==> flow/design.v <==
`timescale 1ns / 1ps
module control (clk, reset,Op, Zero, IorD, MemRead, MemWrite, MemtoReg, IRWrite,
PCSource, ALUSrcB, ALUSrcA, RegWrite, RegDst, PCSel, ALUOp);
	input clk;
	input reset;
	input [5:0] Op;
	input Zero;
	output reg IorD;
	output reg MemWrite;
	output reg MemRead;
	output reg MemtoReg;
	output reg IRWrite;
	output reg PCSource;
	output reg RegDst;
	output reg RegWrite;
	output reg ALUSrcA;
	output reg [1:0] ALUSrcB;
	output PCSel;
	output reg [1:0] ALUOp;
	reg PCWrite;
	reg PCWriteCond;
	assign
		PCSel = (PCWrite | (PCWriteCond & Zero));
	parameter FETCH = 4'b0000;
	parameter DECODE = 4'b0001;
	parameter MEMADRCOMP = 4'b0010;
	parameter MEMACCESSL = 4'b0011; 
	parameter MEMREADEND = 4'b0100; 
	parameter MEMACCESSS = 4'b0101; 
	parameter EXECUTION = 4'b0110;
	parameter RTYPEEND = 4'b0111;
	parameter BEQ = 4'b1000;
	reg [3:0] state;
	reg [3:0] nextstate;
  always@(posedge clk)
    if (reset)
		state <= FETCH;
    else
		state <= nextstate;
	always@(state or Op) begin
      	case (state)
        FETCH:  nextstate = DECODE;
        DECODE:  case(Op)
                   6'b100011:	nextstate = MEMADRCOMP; 
                   6'b101011:	nextstate = MEMADRCOMP; 
                   6'b000000:	nextstate = EXECUTION; 
                   6'b000100:	nextstate = BEQ; 
                   default: nextstate = FETCH;
                 endcase
        MEMADRCOMP:  case(Op)
                   6'b100011:      nextstate = MEMACCESSL; 
                   6'b101011:      nextstate = MEMACCESSS; 
                   default: nextstate = FETCH;
                 endcase
        MEMACCESSL:    nextstate = MEMREADEND;
        MEMREADEND:    nextstate = FETCH;
        MEMACCESSS:    nextstate = FETCH;
        EXECUTION: nextstate = RTYPEEND;
        RTYPEEND: nextstate = FETCH;
        BEQ:   nextstate = FETCH;
        default: nextstate = FETCH;
      endcase
    end
	always@(state) begin
	IorD=1'b0; MemRead=1'b0; MemWrite=1'b0; MemtoReg=1'b0; IRWrite=1'b0; PCSource=1'b0;
	ALUSrcB=2'b00; ALUSrcA=1'b0; RegWrite=1'b0; RegDst=1'b0; PCWrite=1'b0; PCWriteCond=1'b0; ALUOp=2'b00;
    	case (state)
        FETCH:
          begin
            MemRead = 1'b1;
            IRWrite = 1'b1;
            ALUSrcB = 2'b01;
            PCWrite = 1'b1;
          end
        DECODE:
	    ALUSrcB = 2'b11;
        MEMADRCOMP:
          begin
            ALUSrcA = 1'b1;
            ALUSrcB = 2'b10;
          end
        MEMACCESSL:
          begin
            MemRead = 1'b1;
            IorD    = 1'b1;
          end
        MEMREADEND:
          begin
            RegWrite = 1'b1;
	    MemtoReg = 1'b1;
            RegDst = 1'b0;
          end
        MEMACCESSS:
          begin
            MemWrite = 1'b1;
            IorD     = 1'b1;
          end
        EXECUTION:
          begin
            ALUSrcA = 1'b1;
            ALUOp   = 2'b10;
          end
        RTYPEEND:
          begin
            RegDst   = 1'b1;
            RegWrite = 1'b1;
          end
        BEQ:
          begin
            ALUSrcA = 1'b1;
            ALUOp   = 2'b01;
            PCWriteCond = 1'b1;
	    PCSource = 2'b01;
          end
      endcase
    end
endmodule
Step by step through the tools: control
Tool output for the design above, in the order of the flow.
Line numbers count from 1 in the design file above.
Operators: Yosys type, input widths -> output width; for muxes data width and select width s.
Library cell names are shortened.
The mark -- stands for no value.
- top: control
- clock: clk
- cell library: sky130hd
- timing corner: tt_025C_1v80

Word-level counts
Yosys after proc, flatten, opt, wreduce and memory -nomap, before mapping. Print and check cells are not counted. Equal cells are merged and count once.
Memory sizes are those after Yosys's memory passes, which may raise the word count (mostly to a power of two), join words into wider ones and drop unused or constant bits.
- eq/ne operators: 7
- bitwise logic cells: 2
- mux-type cells at 4
- noted reduce/logical cells: 3
- operators by type and width (operator ; number):
    $pmux 4 s5 ; 1
    $eq 6x6->1 const B ; 2
    $pmux 4 s3 ; 1
    $eq 4x2->1 const B ; 2
    $eq 6x3->1 const B ; 1
    $logic_not 6->1 ; 1
    $pmux 3 s2 ; 1
    $eq 4x1->1 const B ; 1
    $eq 4x3->1 const B ; 1
    $logic_not 4->1 ; 1
    $mux 4 ; 1
    $reduce_or 2->1 ; 1
    $and 1x1->1 ; 1
    $or 1x1->1 ; 1
- output and inout bits at 14
- memory bits (read-only) at 240
- register bits after elaboration at 4
- word width x clocked read ports: 15
- input port bits: 9
- word-level cells: 18
- memories: 1
- memories (memory ; words ; bits a word ; read ports ; wr ports ; line ; text):
    (no name shown) ; 16 ; 15 ; 1 ; 0 ; 67 ; case (state)

Longest topological paths
Longest topological path by Yosys (ltp), each cell counted once; first at word level (registers and memories cut), then after technology mapping (sequential cells cut; the memories' decode and read muxes count).
- word-level depth: 5
- noted ABC_AREA: 0
- noted mapped depth: 7
- noted mapped depth without buffers: 7

Netlist
Yosys stat after the flow's synthesis: flattened, memories mapped to cells. It holds for the ABC_AREA given above (unset counts as 0); a run with the other value may have another netlist.
- cell types (type ; number):
    dfxtp_1 ; 16
    ha_1 ; 4
    nor2_1 ; 8
    nor3b_1 ; 3
    o211a_1 ; 2
    nor2b_1 ; 3
    a31o_2 ; 2
    mux2_4 ; 1
    nand2_1 ; 4
    nand2b_4 ; 1
    nand2b_1 ; 2
    nor3b_2 ; 1
    inv_1 ; 3
    mux2_2 ; 1
    nor3_1 ; 2
    nor4bb_1 ; 1
    o32a_1 ; 1
    a211o_1 ; 1
Other cell types: 17; their cells: 18.
- cells in the netlist: 74
- noted chip area (Yosys): 729.4 sq um
- noted mapped flip-flops: 16
- noted buffers: 3

Timing after synthesis
Path of least setup slack by OpenSTA after synthesis, without wires, with an ideal clock, recovery checks aside; 20% of the period is set as input and as output delay. Where synthesis merged equal registers, the netlist keeps one of their names.
- kind: in2reg
- from: in Op[0]
- to: reg (name not given)
- noted path buffers: 0
- driving pins on the path: 6
- external input delay at 0.490 ns
- noted slack: 0.481 ns
- data required time: 2.329 ns
- clock period at 2.45 ns
- delay of the path at 1.479 ns
- arrival: 1.848 ns
- synthesis period reached: 1.969 ns
"delay of the path" = arrival - input delay + setup time.
"driving pins on the path" counts driving pins, that of a launching flip-flop among them; a cell with two outputs on the path counts twice.
"synthesis period reached" = period - worst setup slack (recovery checks aside). The figure is calculated, with input and output delays left at 20% of the set period.
Between the ends stands the longest chain of elaborated cells between them, by number of cells; it is not shown to be the way that was timed. Of several equally long chains one is given.
A line is the first line of the expression or statement that the cell stems from. Yosys adds cells for indexed reads and writes and turns some case tables into memories.
- path through: nor4_1 > nand3_1 > o21ai_0 > a31oi_1 > ha_1 > mux2_2
- noted length of the longest elaborated chain: 5
- RTL lines, path post-synthesis (element ; line ; text):
    from (decl) ; 6 ; input [5:0] Op;
    $eq 6x6->1 ; 43 ; DECODE:  case(Op)
    $reduce_or 2->1 ; -- ;
    $pmux 4 s3 ; 43 ;
    $pmux 4 s5 ; 41 ; case (state)
    $mux 4 ; -- ;

Timing after layout
Path of least setup slack in the final report of entry A (OpenROAD, finished layout, wires in). Where an end is a register, its clock arrival counts in the times.
- kind: in2reg
- from: in reset
- to: reg (name not given)
- arrival: 1.99 ns
- noted slack: -0.22 ns
- data required time: 1.77 ns
- clock period at 1.59 ns
- noted path buffers: 2
- external input delay at 0.32 ns
- driving pins on the path: 6
Between the ends stands the longest chain of elaborated cells between them, by number of cells; it is not shown to be the way that was timed. Of several equally long chains one is given.
- path through: clkdlybuf4s50_1 > buf_4 > a211oi_4 > a31oi_4 > ha_2 > mux2_2
- noted length of the longest elaborated chain: 1
- RTL lines, path after layout (element ; line ; text):
    from (decl) ; 5 ; input reset;
    $mux 4 ; -- ;

Lab notebook: control

Stored flow runs of control (2 of them; Yosys, OpenROAD, sky130hd). They differ in their settings and are not a sequence. Constraints: input delay and output delay 20% of the set period each, output load 0.01 pF.
By "achieved clock period" is meant the clock period of the run minus its worst setup slack. This is arithmetic on one report: input and output delays are still those of the set period (20% each).
By "critical setup path time" is meant the share of the clock period that the worst setup path is allowed (20% is reserved at inputs, 20% at outputs), minus its slack. Clock arrival times at its registers enter into it.
By "total power after layout" is meant OpenSTA's value without simulated activity: inputs other than the clock are taken to toggle once in ten clock periods, and the tool carries that through the logic.

Entry A

==> flow/run.sh <==
#!/bin/bash
# the make line also repeats the synthesis and layout settings of config.mk as NAME=value (left out here)
make -C /OpenROAD-flow-scripts/flow DESIGN_CONFIG=/design/flow/config.mk WORK_HOME=/design/flow/orfs CLKGATE_MAP_FILE= finish
==> flow/config.mk <==
export PLATFORM = sky130hd
export DESIGN_NAME = control
export DESIGN_NICKNAME = control
export VERILOG_FILES = /design/flow/design.v
export SDC_FILE = /design/flow/constraint.sdc
export NUM_CORES = 4
export LEC_CHECK = 0
export ABC_AREA = 0
export CAP_MARGIN = 20
export CELL_PAD_IN_SITES_DETAIL_PLACEMENT = 2
export CORE_MARGIN = 8
export CORE_UTILIZATION = 24
export CTS_CLUSTER_DIAMETER = 228
export CTS_CLUSTER_SIZE = 24
export PLACE_DENSITY_LB_ADDON = 0.28
export SLEW_MARGIN = 20
==> flow/constraint.sdc <==
create_clock -name core_clock -period 1.59 [get_ports {clk}]
set_input_delay 0.3180 -clock core_clock [delete_from_list [all_inputs] [get_ports {clk}]]
set_output_delay 0.3180 -clock core_clock [all_outputs]
set_load 0.01 [all_outputs]

Measured in entry A:
- total power after layout at 0.0008599 W
- noted the utilization after layout: 0.505
- post-synthesis cell area at 729.4 sq um
- noted the total die area: 5059.5 sq um
- setup slack of the worst path at -0.218 ns
- achieved clock period at 1.808 ns
- noted the standard-cell area after routing: 1502.7 sq um
- noted the post-route worst hold slack: 0.585 ns
- noted the critical setup path time: 1.49 ns
- critical path type: in2reg

Entry B

==> flow/run.sh <==
#!/bin/bash
# the make line also repeats the synthesis and layout settings of config.mk as NAME=value (left out here)
make -C /OpenROAD-flow-scripts/flow DESIGN_CONFIG=/design/flow/config.mk WORK_HOME=/design/flow/orfs CLKGATE_MAP_FILE= finish
==> flow/config.mk <==
export PLATFORM = sky130hd
export DESIGN_NAME = control
export DESIGN_NICKNAME = control
export VERILOG_FILES = /design/flow/design.v
export SDC_FILE = /design/flow/constraint.sdc
export NUM_CORES = 4
export LEC_CHECK = 0
export CAP_MARGIN = 20
export CORE_MARGIN = 2
export CORE_UTILIZATION = 34
export SLEW_MARGIN = 20
==> flow/constraint.sdc <==
create_clock -name core_clock -period 2.25 [get_ports {clk}]
set_input_delay 0.4500 -clock core_clock [delete_from_list [all_inputs] [get_ports {clk}]]
set_output_delay 0.4500 -clock core_clock [all_outputs]
set_load 0.01 [all_outputs]

Measured in entry B:
- total power after layout at 0.0005638 W
- noted the utilization after layout: 0.557
- post-synthesis cell area at 729.4 sq um
- noted the total die area: 2532.1 sq um
- setup slack of the worst path at 0.135 ns
- achieved clock period at 2.115 ns
- noted the standard-cell area after routing: 1114.8 sq um
- noted the post-route worst hold slack: 0.600 ns
- noted the critical setup path time: 1.67 ns
- critical path type: in2reg
